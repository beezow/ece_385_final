==> flow/design.v <==
module reg_960 (input CLK, RESET, Shift_In, Shift_En,
					 output Shift_Out);
		logic [959:0]Data = ~0;
		assign Shift_Out = Data[959];
		always_ff @ (posedge CLK)
		begin
			if(RESET)
				Data <=0;
			else if (Shift_En)
			begin 
				Data <= Data<<1;
				Data[0] <= Shift_In;
			end
		end
endmodule 					
# Reports on reg_960
# The steps from the RTL of reg_960 to its reports follow in flow order.
# Lines are those of the file above, counted from 1.
# Cell names lack the library's common part.
# Not given: -
[inputs]
top_module = "reg_960"
clock = "CLK"
lib = "sky130hd"
pvt_corner = "tt_025C_1v80"

# Word-level counts
# Source: Yosys, flattened and elaborated, memories not mapped. Widths are those after wreduce; folded enables and synchronous resets count as part of the registers. Registers that Yosys merges into a memory's read port (data or address) are not register bits. Print and check cells do not count. Equal cells are merged and count once.
[word_totals]
regBits = 960
wordCells = 2
output_inout_bits = 1
inputBits = 4

# Logic depth
# Yosys ltp: most cells in a row. Word level: on the elaborated netlist, between registers, memories and ports. Mapped: between sequential cells and ports; inverters and the memories' decode and read muxes count.
[logic_depth]
ltp_word = 0
ABC_AREA = 0
mapped_depth = 6
mapped_depth_nobuf = 2

# Mapped cells and area
# Source: synth_stat.txt of the flow (Yosys; design flattened, memories mapped). It holds for the ABC_AREA given above (unset counts as 0); a run with the other value may have another netlist.
# The area totals of this step are shown rounded.
[by_type]
columns = ["type", "n", "area_total_um2"]
rows = [
  ["dfxtp_1", 960, 1.92E+04],
  ["mux2i_1", 960, 9.61E+03],
  ["nor2_1", 960, 3.6E+03],
  ["buf_6", 44, 495.475],
  ["buf_4", 57, 427.91],
  ["clkbuf_1", 79, 296.534],
  ["buf_2", 34, 170.163],
]
[mapped]
seq_area_um2 = 19200
flip_flops = 960
yosys_area_um2 = 33800
n_buf = 214
cells = 3094

# Path before layout
# Source: OpenSTA report_checks on the synthesized netlist (no wires, ideal clock, input and output delay 20% of the period each), path of least setup slack; recovery checks are left aside. Register names are those of the netlist, which keeps one name where synthesis merged equal registers.
[synth_timing]
kind = "input to register"
startpoint = "input Shift_En"
endpoint = "register Data[558]"
required_time_ns = 0.992
input_delay_ns = 0.224
delay_ns = 0.954
setup_ns = 0.128
launch_ns = 0.224
tclk_ns = 1.12
stages = 6
setup_slack_ns = -0.057
n_path_buf = 4
arrival_ns = 1.050
period_less_setup_slack_ns = 1.177
# "delay_ns" = arrival - input delay + setup time.
# "stages": output pins that drive a net of the path, with the launching flip-flop's if there is one; two outputs of one cell count as two.
# "period_less_setup_slack_ns" is the clock period less the worst setup slack; recovery checks do not enter. This is arithmetic on one report: input and output delays are still those of the set period (20% each).
[synth_between]
path_cell_list = "buf_2 > buf_4 > buf_6 > buf_6 > mux2i_1 > nor2_1"
[synth_rtl]
columns = ["element", "line_no", "rtl"]
rows = [
  ["start: declaration", 1, "module reg_960 (input CLK, RESET, Shift_In, Shift_En,"],
  ["end: assignment", 8, "Data <=0;"],
  ["end: assignment", 11, "Data <= Data<<1;"],
  ["end: declaration", 3, "logic [959:0]Data = ~0;"],
]
# No chain of elaborated cells between the ends is given.

# Path in the finished layout
# From the final timing report of stored run 1: the path of least setup slack in the routed layout; clock arrival at registers is part of the times.
[layout_timing]
kind = "register to output"
startpoint = "register Data[959]"
endpoint = "output Shift_Out"
stages = 2
required_time_ns = 1.28
tclk_ns = 1.6
n_path_buf = 1
launch_ns = 0.68
out_delay_ns = 0.32
arrival_ns = 1.15
setup_slack_ns = 0.13
[layout_between]
path_cell_list = "dfxtp_2 > buf_2"
elab_chain_cells = 0
cone_cells = 0
cone_lines = 0
[layout_rtl]
columns = ["element", "line_no", "rtl"]
rows = [
  ["start: declaration", 3, "logic [959:0]Data = ~0;"],
  ["start: assignment", 8, "Data <=0;"],
  ["start: assignment", 11, "Data <= Data<<1;"],
  ["end: declaration", 2, "output Shift_Out);"],
]

# Module reg_960, platform sky130hd: 2 stored runs of the flow (Yosys, OpenROAD) with differing settings, in no particular order. Input and output delays are each 20% of the period that was set; the output load is 0.01 pF.
# Measured values are rounded.

[[run]]
name = "stored run 1"
[run.settings]
period_ns = 1.6
CORE_UTILIZATION = 25
SETUP_SLACK_MARGIN = -0.04
PLACE_DENSITY_LB_ADDON = 0.04
CELL_PAD_IN_SITES_DETAIL_PLACEMENT = 0
TNS_END_PERCENT = 70
ABC_AREA = 0
GPL_TIMING_DRIVEN = 1
GPL_ROUTABILITY_DRIVEN = 0
CTS_CLUSTER_DIAMETER = 290
CAP_MARGIN = 10
MAX_ROUTING_LAYER = "met4"
CORE_MARGIN = 2
SLEW_MARGIN = 20
[run.results]
ys_area_um2 = 33800
die_um2 = 138000
fin_util_frac = 0.301
setup_worst_slack_ns = 0.132
tns_setup_ns = 0.000
worst_hold_slack_ns = 0.103

[[run]]
name = "stored run 2"
[run.settings]
period_ns = 2.13
CORE_UTILIZATION = 22
PLACE_DENSITY = 0.72
HOLD_SLACK_MARGIN = 0.05
CELL_PAD_IN_SITES_GLOBAL_PLACEMENT = 2
CELL_PAD_IN_SITES_DETAIL_PLACEMENT = 2
GPL_ROUTABILITY_DRIVEN = 1
CTS_CLUSTER_SIZE = 90
SLEW_MARGIN = 25
CAP_MARGIN = 20
CORE_MARGIN = 2
[run.results]
ys_area_um2 = 33800
die_um2 = 157000
fin_util_frac = 0.261
setup_worst_slack_ns = 0.158
tns_setup_ns = 0.000
worst_hold_slack_ns = 0.175
